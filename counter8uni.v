==> flow/design.v <==
module counter8uni(clk, _areset, _aset, _load, preld_val, _updown, _wrapstop, dcout, overflow);
parameter countWidth = 8;
	input        clk, 
					_areset,
					_aset,
					_load,
					_updown, 
					_wrapstop;
	input [countWidth-1:0]  preld_val;
	output [countWidth-1:0] dcout;
	output overflow;
	reg [countWidth-1:0] dcout;
	reg [countWidth-1:0] counter;
	reg overflow;
	always@(_areset, _aset, dcout)
	begin
		if (_areset == 1)
			dcout = 8'b1111_1111;
		else if (_aset == 1)
		   dcout = 8'b0000_0000;
		else
		   dcout = counter;
	end
	always@(posedge clk, negedge _load, negedge _updown)
	begin
	   if (!_load)
		   counter <= preld_val;
		else
		begin
			if (!_updown)
				counter <= counter - 1;
			else
			if (!_wrapstop)
				if (counter == 8'b1111_1111)
				begin
					counter <= 8'b1111_1111;
					overflow <= 1;
				end
				else
				begin
					counter <= counter + 1;
					overflow <= 0;
				end
			else
				counter <= counter + 1;
		end
	end
endmodule
* From RTL to reports: counter8uni
The steps from the RTL of counter8uni to its reports follow in flow order.
Lines are those of the file above, counted from 1.
Library cell names are shortened.
A cell with n/a has no value.
- Design top :: counter8uni
- Clock port :: clk
- Library :: sky130hd
- Library corner :: tt_025C_1v80

* Elaborated design
Source: Yosys, flattened and elaborated, memories not mapped. Widths are those after wreduce. Registers that Yosys merges into a memory's read port (data or address) are not register bits. Print and check cells do not count. Equal cells are merged and count once.
- Cells after elaboration :: 22
- Output and inout bits :: 9
- Register bits :: 9
- Input port bits :: 14
- Add/subtract/negate cells :: 2
- Bitwise logic cells :: 6
- Multiplexer cells :: 9
- Reduce/logical cells :: 2
- Equal/unequal tests :: 1
** Operators by type and width (number)
- 8-bit 2-to-1 mux :: 8
- 8-bit inverter :: 2
- 8-bit by 1-bit adder with 8-bit output with constant B :: 1
- 8-bit by 1-bit subtractor with 8-bit output with constant B :: 1
- 8-bit == test with constant B :: 1
- 1-bit inverter :: 4
- 2-bit AND reduction :: 1
- 2-bit OR reduction :: 1
- 1-bit 2-to-1 mux :: 1

* Longest topological paths
Longest topological path by Yosys (ltp), each cell counted once; first at word level (registers and memories cut), then after technology mapping (sequential cells cut; the memories' decode and read muxes count).
- Depth after elaboration :: 4
- ABC_AREA :: 1
- Mapped depth :: 9

* After synthesis
Source: synth_stat.txt of the flow (Yosys; design flattened, memories mapped). It holds for the ABC_AREA given above (unset counts as 0); a run with the other value may have another netlist.
Totals and module areas in this step are rounded.
** Cells by type (number)
- dfbbp_1 :: 8
- nand2_1 :: 27
- inv_1 :: 22
- nand3_1 :: 11
- o21ai_0 :: 11
- nor2_1 :: 10
- edfxtp_1 :: 1
- o21ai_2 :: 3
- ha_1 :: 2
- nor2_2 :: 4
- inv_2 :: 6
- nand3_2 :: 2
- nor2_8 :: 1
- o21ai_1 :: 4
- or2_2 :: 3
- xor2_1 :: 2
- nor3_4 :: 1
- a21oi_1 :: 3
Other cell types: 12; their cells: 16.
- Cells in the netlist :: 137
- Area of sequential cells :: 290 um^2
- Buffers :: 2
- Synthesis area :: 965 um^2
- Flip-flops :: 9

* Path before layout
OpenSTA on the mapped netlist: ideal clock, no wires. The path of least setup slack (recovery checks aside). Input and output delay are each 20% of the period. Register names are those of the netlist, which keeps one name where synthesis merged equal registers.
- Path kind :: reg-to-reg
- Start :: reg counter[0]
- End :: reg counter[6]
- Path buffers :: 0
- Data required time :: 1.824 ns
- Launch time at the first pin :: 0.000 ns
- Stages on the path :: 7
- Data arrival time :: 1.229 ns
- Clock period :: 2.0 ns
- Slack :: 0.595 ns
- Path delay :: 1.405 ns
- Synthesis period reached :: 1.405 ns
"path delay" is the arrival time less input delay plus setup time.
"stages on the path": output pins that drive a net of the path, with the launching flip-flop's if there is one; two outputs of one cell count as two.
"synthesis period reached" is the clock period less the worst setup slack; recovery checks do not enter. This is arithmetic on one report: input and output delays are still those of the set period (20% each).
Between the ends stands the longest chain of elaborated cells between them, by number of cells; it is not shown to be the way that was timed. Of several equally long chains one is given.
A line is the first line of the expression or statement that the cell stems from. Yosys adds cells for indexed reads and writes and turns some case tables into memories.
A register here has more assigning lines than the two given.
- Cells stage by stage :: dfbbp_1 -> ha_1 -> nand2_2 -> nor3_4 -> o21ai_1 -> nand2_1 -> inv_1
- Cells in the longest elaborated chain :: 3
** RTL lines, path after synthesis
- from (decl) :: line 13 : reg [countWidth-1:0] counter;
- from (assign) :: line 27 : counter <= preld_val;
- from (assign) :: line 31 : counter <= counter - 1;
- 8-bit by 1-bit adder with 8-bit output :: line 41 : counter <= counter + 1;
- 8-bit 2-to-1 mux :: line 34 : if (counter == 8'b1111_1111)
- 8-bit 2-to-1 mux :: line 33 : if (!_wrapstop)
- to (assign) :: line 27
- to (assign) :: line 31
- to (decl) :: line 13

* Path in the finished layout
Path of least setup slack in the final report of job 1 (OpenROAD, finished layout, wires in). Where an end is a register, its clock arrival counts in the times.
- Path kind :: reg-to-output
- Start :: reg counter[7]
- End :: out dcout[7]
- Data required time :: 1.67 ns
- Data arrival time :: 1.41 ns
- Clock period :: 2.09 ns
- Path buffers :: 1
- Stages on the path :: 4
- Launch time at the first pin :: 0.27 ns
- Slack :: 0.26 ns
- Output delay :: 0.42 ns
Between the ends stands the longest chain of elaborated cells between them, by number of cells; it is not shown to be the way that was timed. Of several equally long chains one is given.
A register here has more assigning lines than the two given.
- Cells stage by stage :: dfbbp_1 -> inv_1 -> o21ai_0 -> dlygate4sd2_1
- Cells in the longest elaborated chain :: 2
** RTL lines, path post-layout
- from (decl) :: line 13 : reg [countWidth-1:0] counter;
- from (assign) :: line 27 : counter <= preld_val;
- from (assign) :: line 31 : counter <= counter - 1;
- 8-bit 2-to-1 mux :: line 19 : else if (_aset == 1)
- 8-bit 2-to-1 mux :: line 17 : if (_areset == 1)
- to (decl) :: line 10 : output [countWidth-1:0] dcout;

counter8uni through Yosys and OpenROAD on sky130hd: 2 stored runs, unordered, with their settings and measured results. The constraints put input and output delay at 20% of the set period each and load the outputs with 0.01 pF.
"allowed time less slack (worst setup path)": the worst setup path's part of the clock period (all of it between registers, 20% less for each end at a port) less its slack. A launch clock that arrives late makes it longer, a capture clock that arrives late makes it shorter.
Measured values are rounded.

** Job 1
- Settings :: period_ns=2.09; CORE_UTILIZATION=47; PLACE_DENSITY_LB_ADDON=0.05; TNS_END_PERCENT=60; ABC_AREA=1; GPL_ROUTABILITY_DRIVEN=1; CTS_CLUSTER_DIAMETER=370; CAP_MARGIN=20; CORE_MARGIN=2; SLEW_MARGIN=20
- Netlist area reported by Yosys :: 965 um^2
- Lowest setup slack :: 0.260 ns
- Allowed time less slack (worst setup path) :: 1.41 ns
- Critical path kind :: reg-to-output
- Full die area :: 2430 um^2
- Standard-cell area after layout :: 1270 um^2

** Job 2
- Settings :: period_ns=2.06; CORE_UTILIZATION=63; SETUP_SLACK_MARGIN=0.32; PLACE_DENSITY_LB_ADDON=0.21; CELL_PAD_IN_SITES_GLOBAL_PLACEMENT=3; ABC_AREA=1; GPL_TIMING_DRIVEN=0; GPL_ROUTABILITY_DRIVEN=0; CTS_CLUSTER_SIZE=26; CAP_MARGIN=40; SLEW_MARGIN=5; CORE_MARGIN=2
- Outcome :: no final report: placement broke off with FLW-0024
