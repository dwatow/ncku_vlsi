==> flow/design.v <==
module InitSel(oCountInitValue, _iReset, _iSet, _iLoad, iPreldVal, iCountValue);
parameter CountWidth = 8;
input _iReset, _iSet, _iLoad;
input [CountWidth-1:0] iCountValue, iPreldVal;
output [CountWidth-1:0] oCountInitValue;
reg [CountWidth-1:0] oCountInitValue;
	always@(_iReset, _iSet, _iLoad, iCountValue, iPreldVal)
	begin
		if (_iReset == 1)
			oCountInitValue = 8'b1111_1111;
		else if (_iSet == 1)
		   oCountInitValue = 8'b0000_0000;
		else if (_iLoad == 1)
		   oCountInitValue = iPreldVal;
		else
		   oCountInitValue = iCountValue;
	end
endmodule
module coreCount8Add(iClk, iEn, iCount, oCount);
parameter CountWidth = 8;
input iClk, iEn; 
input  [CountWidth-1:0] iCount;
output [CountWidth-1:0] oCount;
reg [CountWidth-1:0] oCount;
always@(posedge iClk) 
begin
	if (iEn)
	   oCount <= iCount + 8'd1;
	else
		oCount <= iCount;
end
endmodule
module coreCount8Sub(iClk, _iEn, iCount, oCount);
parameter CountWidth = 8;
input iClk, _iEn; 
input  [CountWidth-1:0] iCount;
output [CountWidth-1:0] oCount;
reg [CountWidth-1:0] oCount;
always@(posedge iClk) 
begin
	if (!_iEn)
	   oCount <= iCount - 8'd1;
	else
		oCount <= iCount;
end
endmodule
module Counter8combi(iClk, _iIsAddOut, iCount, oCount);
parameter CountWidth = 8;
input iClk, _iIsAddOut;
input  [CountWidth-1:0] iCount;
output [CountWidth-1:0] oCount;
wire [CountWidth-1:0] out_Add, out_Sub;
assign oCount = (_iIsAddOut)? out_Add: out_Sub;
coreCount8Add CA(iClk, _iIsAddOut, iCount, out_Add);
coreCount8Sub CS(iClk, _iIsAddOut, iCount, out_Sub);
endmodule
module CircleStop(oCount, iClk, iCount, _iWrapstop, oOverflow);
parameter countWidth = 8;
input _iWrapstop, iClk;
input [countWidth-1:0] iCount;
output oOverflow;
output [countWidth-1:0] oCount;
reg [countWidth-1:0] oCount;
reg oOverflow;
always@(posedge iClk)
begin
   if ((_iWrapstop == 1) && ((oCount == 8'b0000_0000)))
	begin
		oCount    <= 8'b0000_0000;
		oOverflow <= 'b1;
	end
	else if ((_iWrapstop == 1) && (oCount == 8'b1111_1111))
	begin
		oCount    <= 8'b1111_1111;
		oOverflow <= 'b1;
	end
	else
	begin
		oCount    <= iCount;
		oOverflow <= 'b0;
	end
end
endmodule
module counter8uni2(clk, _areset, _aset, _load, preld_val, _updown, _wrapstop, dcout, overflow);
parameter countWidth = 8;
	input        clk, 
					_areset,
					_aset,
					_load,
					_updown, 
					_wrapstop;
	input [countWidth-1:0]  preld_val;
	output [countWidth-1:0] dcout;
	output overflow;
	wire [countWidth-1:0] tCount_M12, tCountM23;
	InitSel       M1( .oCountInitValue(tCount_M12), ._iReset(_areset), ._iSet(_aset), ._iLoad(_load), .iPreldVal(preld_val), .iCountValue(dcout) );
	Counter8combi M2( .oCount(tCountM23), .iClk(clk), ._iIsAddOut(_updown), .iCount(tCount_M12) );
	CircleStop    M3( .oCount(dcout), .iClk(clk), .iCount(tCountM23), ._iWrapstop(_wrapstop), .oOverflow(overflow) );
endmodule
module counter16unit (clk, _areset, _aset, _load, preld_val, _updown, _wrapstop, dcout, overflow);
parameter countWidth = 8;
	input        clk, 
					_areset,
					_aset,
					_load,
					_updown, 
					_wrapstop;
	input [countWidth-1:0]  preld_val;
	output [countWidth-1:0] dcout;
	output overflow;
	wire [countWidth-1:0] tCount_M12, tCountM23;
	counter8uni2 hCount(clk, _areset, _aset, _load, preld_val, _updown, _wrapstop, dcout, overflow);
	counter8uni2 lCount(clk, _areset, _aset, _load, preld_val, _updown, _wrapstop, dcout, overflow);
endmodule
Step by step through the tools: counter16unit. Tool output for the design above, in the order of the flow. Line numbers count from 1 in the design file above. Operators carry their Yosys type and port widths (W data, S select, Z words). Not given: -

Top module: counter16unit. Clock port: clk. Standard-cell library: sky130hd. Timing corner: tt_025C_1v80.

Word level. Counts by Yosys on the flattened word-level netlist (proc, flatten, opt, wreduce; memories kept). Register bits leave out memories and registers merged into their read ports (data or address); mux counts leave out enables and synchronous resets folded into registers. Print and check cells are left out. Cells with the same type and inputs are merged into one.

Register bits: 25. Under output and inout bits stands 9.

For add/sub/neg operators the number is 2. For eq/ne operators the number is 1. For muxes and demuxes the number is 8. The entry for reductions and logical operators reads 3.

Operators with widths (number): $mux W8 (7); $add A8 B1 Y8 const B (1); $sub A8 B1 Y8 const B (1); $eq A8 B8 Y1 const B (1); $logic_not A8 Y1 (1); $logic_and A1 B1 Y1 (2); $mux W1 (1).

Longest topological paths. Depth = most cells in a row (Yosys ltp): at word level without a register or memory, in the mapped netlist without a sequential cell, where the memories' decode and read muxes count.

For word-level depth the number is 5. The figure for ABC_AREA is 0. Gate-level depth with buffers: 10. Mapped depth without buffers: 9.

Mapped cells and area. Source: synth_stat.txt of the flow (Yosys; design flattened, memories mapped). It holds for the ABC_AREA given above (unset counts as 0); a run with the other value may have another netlist.

Cell types: sky130_fd_sc_hd__dfxtp_1 (number 25, total area 500.48 um^2); sky130_fd_sc_hd__mux2i_1 (number 17, total area 170.163 um^2); sky130_fd_sc_hd__xnor2_1 (number 6, total area 52.55 um^2); sky130_fd_sc_hd__a21oi_1 (number 10, total area 50.048 um^2); sky130_fd_sc_hd__nor2_1 (number 9, total area 33.782 um^2); sky130_fd_sc_hd__nand2b_1 (number 5, total area 31.28 um^2); sky130_fd_sc_hd__ha_1 (number 2, total area 25.024 um^2); sky130_fd_sc_hd__nand4_1 (number 4, total area 25.024 um^2); sky130_fd_sc_hd__buf_6 (number 2, total area 22.522 um^2); sky130_fd_sc_hd__nor4_4 (number 1, total area 21.27 um^2); sky130_fd_sc_hd__nor2_2 (number 3, total area 18.768 um^2); sky130_fd_sc_hd__xor2_1 (number 2, total area 17.517 um^2); sky130_fd_sc_hd__a211oi_1 (number 2, total area 15.014 um^2); sky130_fd_sc_hd__nand2_1 (number 4, total area 15.014 um^2); sky130_fd_sc_hd__nand3b_1 (number 2, total area 15.014 um^2); sky130_fd_sc_hd__o21bai_1 (number 2, total area 15.014 um^2); sky130_fd_sc_hd__mux2i_2 (number 1, total area 13.763 um^2); sky130_fd_sc_hd__a31oi_1 (number 2, total area 12.512 um^2).

Other cell types: 20; their cells: 23.

The entry for standard cells after synthesis reads 122. The figure for chip area (Yosys) is 1211.2 um^2. Sequential part of the area: 500.5 um^2. The figure for flip-flop cells is 25.

Path before layout. Path of least setup slack by OpenSTA after synthesis, without wires, with an ideal clock, recovery checks aside; 20% of the period is set as input and as output delay. Where synthesis merged equal registers, the netlist keeps one of their names.

Kind: in2reg. Start: input port _load. End: register hCount.M2.CS.oCount[6]. The entry for clock period reads 3620 ps. External input delay: 724 ps. For setup time the number is 130 ps. The figure for launch time at the first pin is 724 ps. Arrival: 2231 ps. The entry for slack reads 1259 ps. For path delay the number is 1637 ps. The entry for stages on the path reads 9. Under buffers on the path stands 1. Under synthesis period reached stands 2361 ps.

"path delay" = arrival - input delay + setup time. "stages on the path": output pins that drive a net of the path, with the launching flip-flop's if there is one; two outputs of one cell count as two. "synthesis period reached" = period - worst setup slack (recovery checks aside). The figure is calculated, with input and output delays left at 20% of the set period. Between the ends stands the longest chain of elaborated cells between them, by number of cells; it is not shown to be the way that was timed. Of several equally long chains one is given. Each line given opens the expression or statement behind the cell; cells for indexed reads and writes are added by Yosys, which also makes memories of some case tables.

Cell sequence: sky130_fd_sc_hd__buf_6 > sky130_fd_sc_hd__mux2i_1 > sky130_fd_sc_hd__nor2_1 > sky130_fd_sc_hd__or2_2 > sky130_fd_sc_hd__inv_1 > sky130_fd_sc_hd__ha_1 > sky130_fd_sc_hd__nand2b_1 > sky130_fd_sc_hd__or4_1 > sky130_fd_sc_hd__xnor2_1. Under cells in the longest elaborated chain stands 5. Elaborated cells between the ends (all ways): 5. Those cells by class: add/sub: 1; mux: 4.

RTL lines, path after synthesis: from (decl) (RTL line 105) `_load,`; $mux W8 (RTL line 13) `else if (_iLoad == 1)`; $mux W8 (RTL line 11) `else if (_iSet == 1)`; $mux W8 (RTL line 9) `if (_iReset == 1)`; $sub A8 B1 Y8 (RTL line 42) `oCount <= iCount - 8'd1;`; $mux W8 (RTL line 41) `if (!_iEn)`; to (assign) (RTL line 42); to (assign) (RTL line 44) `oCount <= iCount;`; to (decl) (RTL line 37) `output [CountWidth-1:0] oCount;`.

Path in the finished layout. From the final timing report of entry A: the path of least setup slack in the routed layout; clock arrival at registers is part of the times. The report prints the path's times to 10 ps; the period is as set.

Kind: in2reg. Start: input port _load. End: register hCount.M2.CS.oCount[6]. The entry for clock period reads 2060 ps. External input delay: 410 ps. For setup time the number is 130 ps. The figure for launch time at the first pin is 410 ps. Arrival: 2060 ps. The entry for slack reads 140 ps. The entry for stages on the path reads 9. Under buffers on the path stands 1.

Between the ends stands the longest chain of elaborated cells between them, by number of cells; it is not shown to be the way that was timed. Of several equally long chains one is given.

Cell sequence: sky130_fd_sc_hd__clkdlybuf4s15_1 > sky130_fd_sc_hd__mux2i_1 > sky130_fd_sc_hd__nor2_1 > sky130_fd_sc_hd__or2_2 > sky130_fd_sc_hd__inv_1 > sky130_fd_sc_hd__ha_1 > sky130_fd_sc_hd__nand2b_1 > sky130_fd_sc_hd__or4_4 > sky130_fd_sc_hd__xnor2_1. Under cells in the longest elaborated chain stands 5. Elaborated cells between the ends (all ways): 5. Those cells by class: add/sub: 1; mux: 4.

RTL lines, path post-layout: from (decl) (RTL line 105) `_load,`; $mux W8 (RTL line 13) `else if (_iLoad == 1)`; $mux W8 (RTL line 11) `else if (_iSet == 1)`; $mux W8 (RTL line 9) `if (_iReset == 1)`; $sub A8 B1 Y8 (RTL line 42) `oCount <= iCount - 8'd1;`; $mux W8 (RTL line 41) `if (!_iEn)`; to (assign) (RTL line 42); to (assign) (RTL line 44) `oCount <= iCount;`; to (decl) (RTL line 37) `output [CountWidth-1:0] oCount;`.

--- measured runs ---
Stored flow runs of counter16unit (2 of them; Yosys, OpenROAD, sky130hd). They differ in their settings and are not a sequence. Constraints: input delay and output delay 20% of the set period each, output load 0.01 pF. "clock period achieved" = clock period - worst setup slack. The figure is calculated, with input and output delays left at 20% of the set period. "critical setup path time": the worst setup path's part of the clock period (all of it between registers, 20% less for each end at a port) less its slack. A launch clock that arrives late makes it longer, a capture clock that arrives late makes it shorter. "total power after layout": no workload was simulated; the value follows from the tool's default switching activity. "critical setup path time" is known to 10 ps.

Entry A has these settings: period_ns 2.06; CORE_UTILIZATION 15; PLACE_DENSITY 0.67; CORE_MARGIN 2; GPL_ROUTABILITY_DRIVEN 0; CTS_CLUSTER_SIZE 38; MAX_ROUTING_LAYER met5; CAP_MARGIN 20; SLEW_MARGIN 20. The worst setup slack after layout comes to 140 ps. The total negative slack is 0 ps. The critical setup path time is 1510 ps. Type of the worst setup path: in2reg. The standard-cell area after layout comes to 1779.2 um^2. The overall die area comes to 8808.8 um^2. The measured chip area after synthesis (Yosys) is 1211.2 um^2. The utilization of the finished layout reads 0.229. For the worst hold slack the run shows 533 ps. The total power after layout comes to 1206 uW. The clock period achieved stands at 1920 ps.

Entry B has these settings: period_ns 1.81; CORE_UTILIZATION 34; SETUP_SLACK_MARGIN -0.1; PLACE_DENSITY_LB_ADDON 0.24; ABC_AREA 0; GPL_TIMING_DRIVEN 0; CTS_CLUSTER_SIZE 80; SLEW_MARGIN 30; CAP_MARGIN 20; CORE_MARGIN 2. The worst setup slack after layout comes to -37 ps. The total negative slack is -37 ps. The critical setup path time is 1850 ps. Type of the worst setup path: reg2reg. The standard-cell area after layout comes to 1566.5 um^2. The overall die area comes to 4055.8 um^2. The measured chip area after synthesis (Yosys) is 1211.2 um^2. The utilization of the finished layout reads 0.462. For the worst hold slack the run shows 553 ps. The total power after layout comes to 1254 uW. The clock period achieved stands at 1847 ps.
--- end ---
